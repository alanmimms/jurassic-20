==> flow/design.v <==
module mc10144(input bit a0, a1, a2, a3, a4, a5, a6, a7,
	       input bit d, nen1, nen2, nen3, nwrite,
	       output bit q);
  bit ram[0:255];
  bit [7:0] addr;
  always_comb begin
    q = (!(nen1 | nen2 | nen3) && nwrite) ? ram[{a0,a1,a2,a3,a4,a5,a6,a7}] : 0;
  end
  always_ff @(negedge nwrite) begin
    if (!(nen1 | nen2 | nen3)) ram[{a0,a1,a2,a3,a4,a5,a6,a7}] <= d;
  end
endmodule
---- From RTL to reports: mc10144 ----
The steps from the RTL of mc10144 to its reports follow in flow order.
Line numbers count from 1 in the design file above.
Operators: Yosys type, input widths -> output width; for muxes data width and select width s.
Cell names lack the library's common part.
Not given: --
inputs
  design top .............................. mc10144
  clock port .............................. nwrite
  cell library ............................ sky130hd
  corner .................................. tt_025C_1v80

---- Word level ----
Source: Yosys, flattened and elaborated, memories not mapped. Widths are those after wreduce; folded enables and synchronous resets count as part of the registers. Registers that Yosys merges into a memory's read port (data or address) are not register bits. Print and check cells do not count. Equal cells are merged and count once.
Memory sizes are those after Yosys's memory passes, which may raise the word count (mostly to a power of two), join words into wider ones and drop unused or constant bits.
word-level totals
  bits in registers ....................... 0
  memory bits (writable) .................. 256
  memories kept ........................... 1
  input port bits ......................... 13
  output and inout port bits .............. 1
memory list
  name  words  width  read ports  wr ports  RTL line  text
  ram   256    1      1           1         4         bit ram[0:255];
cells by class
  multiplexer cells ....................... 4
  bitwise logic cells ..................... 2
  reduce/logical cells .................... 2
operators with widths
  cell               number
  $mux 8             1
  $mux 1             3
  $or 1x1->1         2
  $logic_and 1x1->1  1
  $logic_not 1->1    1

---- Logic depth ----
Longest topological path by Yosys (ltp), each cell counted once; first at word level (registers and memories cut), then after technology mapping (sequential cells cut; the memories' decode and read muxes count).
logic depth
  word-level depth ........................ 5
  ABC_AREA ................................ 0
  gate-level depth with buffers ........... 11
  gate-level depth less buffers ........... 7

---- After synthesis ----
Source: synth_stat.txt of the flow (Yosys; design flattened, memories mapped). It holds for the ABC_AREA given above (unset counts as 0); a run with the other value may have another netlist.
The area totals of this step are shown rounded.
mapped netlist
  cells in the netlist .................... 775
  cell area after synthesis ............... 11200 um^2
  sequential area ......................... 7690 um^2
  flip-flops .............................. 256
  buffers ................................. 60
cell types
  type      number  total area (um^2)
  edfxtp_1  256     7.69E+03
  mux4_2    54      1.22E+03
  nor2_1    262     983.443
  mux2i_1   16      160.154
  mux4_1    6       157.651
  clkbuf_1  41      153.898
  nand2_1   29      108.854
  a221oi_1  8       70.067
  nand3_1   14      70.067
  buf_6     6       67.565
  nor2b_1   9       56.304
  o21ai_0   9       45.043
  buf_2     7       35.034
  mux2_2    3       33.782
  o22a_1    3       26.275
  o32ai_1   3       26.275
  a21oi_1   5       25.024
  buf_12    1       20.019
Other cell types: 25; their cells: 43.

Subject: flow runs of mc10144

Hi,

Top module mc10144; platform sky130hd; tools Yosys and OpenROAD; 2 stored runs in no particular order. Input and output delays are each 20% of the period that was set; the output load is 0.01 pF.
By "power" is meant OpenSTA's value without simulated activity: inputs other than the clock are taken to toggle once in ten clock periods, and the tool carries that through the logic.
Measured values are rounded.

======== stored run 1 ========
==> flow/run.sh <==
#!/bin/bash
# the make line also repeats the synthesis and layout settings of config.mk as NAME=value (left out here)
make -C /OpenROAD-flow-scripts/flow DESIGN_CONFIG=/design/flow/config.mk WORK_HOME=/design/flow/orfs CLKGATE_MAP_FILE= finish
==> flow/config.mk <==
export PLATFORM = sky130hd
export DESIGN_NAME = mc10144
export DESIGN_NICKNAME = mc10144
export VERILOG_FILES = /design/flow/design.v
export SDC_FILE = /design/flow/constraint.sdc
export NUM_CORES = 4
export LEC_CHECK = 0
export CAP_MARGIN = 20
export CORE_ASPECT_RATIO = 0.98
export CORE_MARGIN = 2
export CORE_UTILIZATION = 21
export CTS_CLUSTER_SIZE = 44
export GPL_ROUTABILITY_DRIVEN = 0
export PLACE_DENSITY_LB_ADDON = 0.17
export SETUP_SLACK_MARGIN = 1.58
export SLEW_MARGIN = 20
export TNS_END_PERCENT = 25
==> flow/constraint.sdc <==
create_clock -name core_clock -period 7.59 [get_ports {nwrite}]
set_input_delay 1.5180 -clock core_clock [delete_from_list [all_inputs] [get_ports {nwrite}]]
set_output_delay 1.5180 -clock core_clock [all_outputs]
set_load 0.01 [all_outputs]

-------- measured, stored run 1 --------
  worst setup slack after layout .......... -0.662 ns
  total negative setup slack .............. -0.662 ns
  standard-cell area of the final layout .. 17300 um^2
  worst hold slack after layout ........... 3.42 ns
  power ................................... 0.00393 W
  utilization in the final report ......... 33.0%
  mapped cell area after synthesis ........ 11200 um^2
  area of the die ......................... 55300 um^2

======== stored run 2 ========
==> flow/run.sh <==
#!/bin/bash
# the make line also repeats the synthesis and layout settings of config.mk as NAME=value (left out here)
make -C /OpenROAD-flow-scripts/flow DESIGN_CONFIG=/design/flow/config.mk WORK_HOME=/design/flow/orfs CLKGATE_MAP_FILE= finish
==> flow/config.mk <==
export PLATFORM = sky130hd
export DESIGN_NAME = mc10144
export DESIGN_NICKNAME = mc10144
export VERILOG_FILES = /design/flow/design.v
export SDC_FILE = /design/flow/constraint.sdc
export NUM_CORES = 4
export LEC_CHECK = 0
export CAP_MARGIN = 0
export CORE_MARGIN = 2
export CORE_UTILIZATION = 49
export GPL_TIMING_DRIVEN = 0
export HOLD_SLACK_MARGIN = 0.11
export MIN_ROUTING_LAYER = met1
export SETUP_SLACK_MARGIN = 1.94
export SLEW_MARGIN = 35
export TNS_END_PERCENT = 30
==> flow/constraint.sdc <==
create_clock -name core_clock -period 7.71 [get_ports {nwrite}]
set_input_delay 1.5420 -clock core_clock [delete_from_list [all_inputs] [get_ports {nwrite}]]
set_output_delay 1.5420 -clock core_clock [all_outputs]
set_load 0.01 [all_outputs]

-------- measured, stored run 2 --------
  worst setup slack after layout .......... -0.663 ns
  total negative setup slack .............. -0.663 ns
  standard-cell area of the final layout .. 16600 um^2
  worst hold slack after layout ........... 3.37 ns
  power ................................... 0.00396 W
  utilization in the final report ......... 73.7%
  mapped cell area after synthesis ........ 11200 um^2
  area of the die ......................... 24100 um^2

Regards
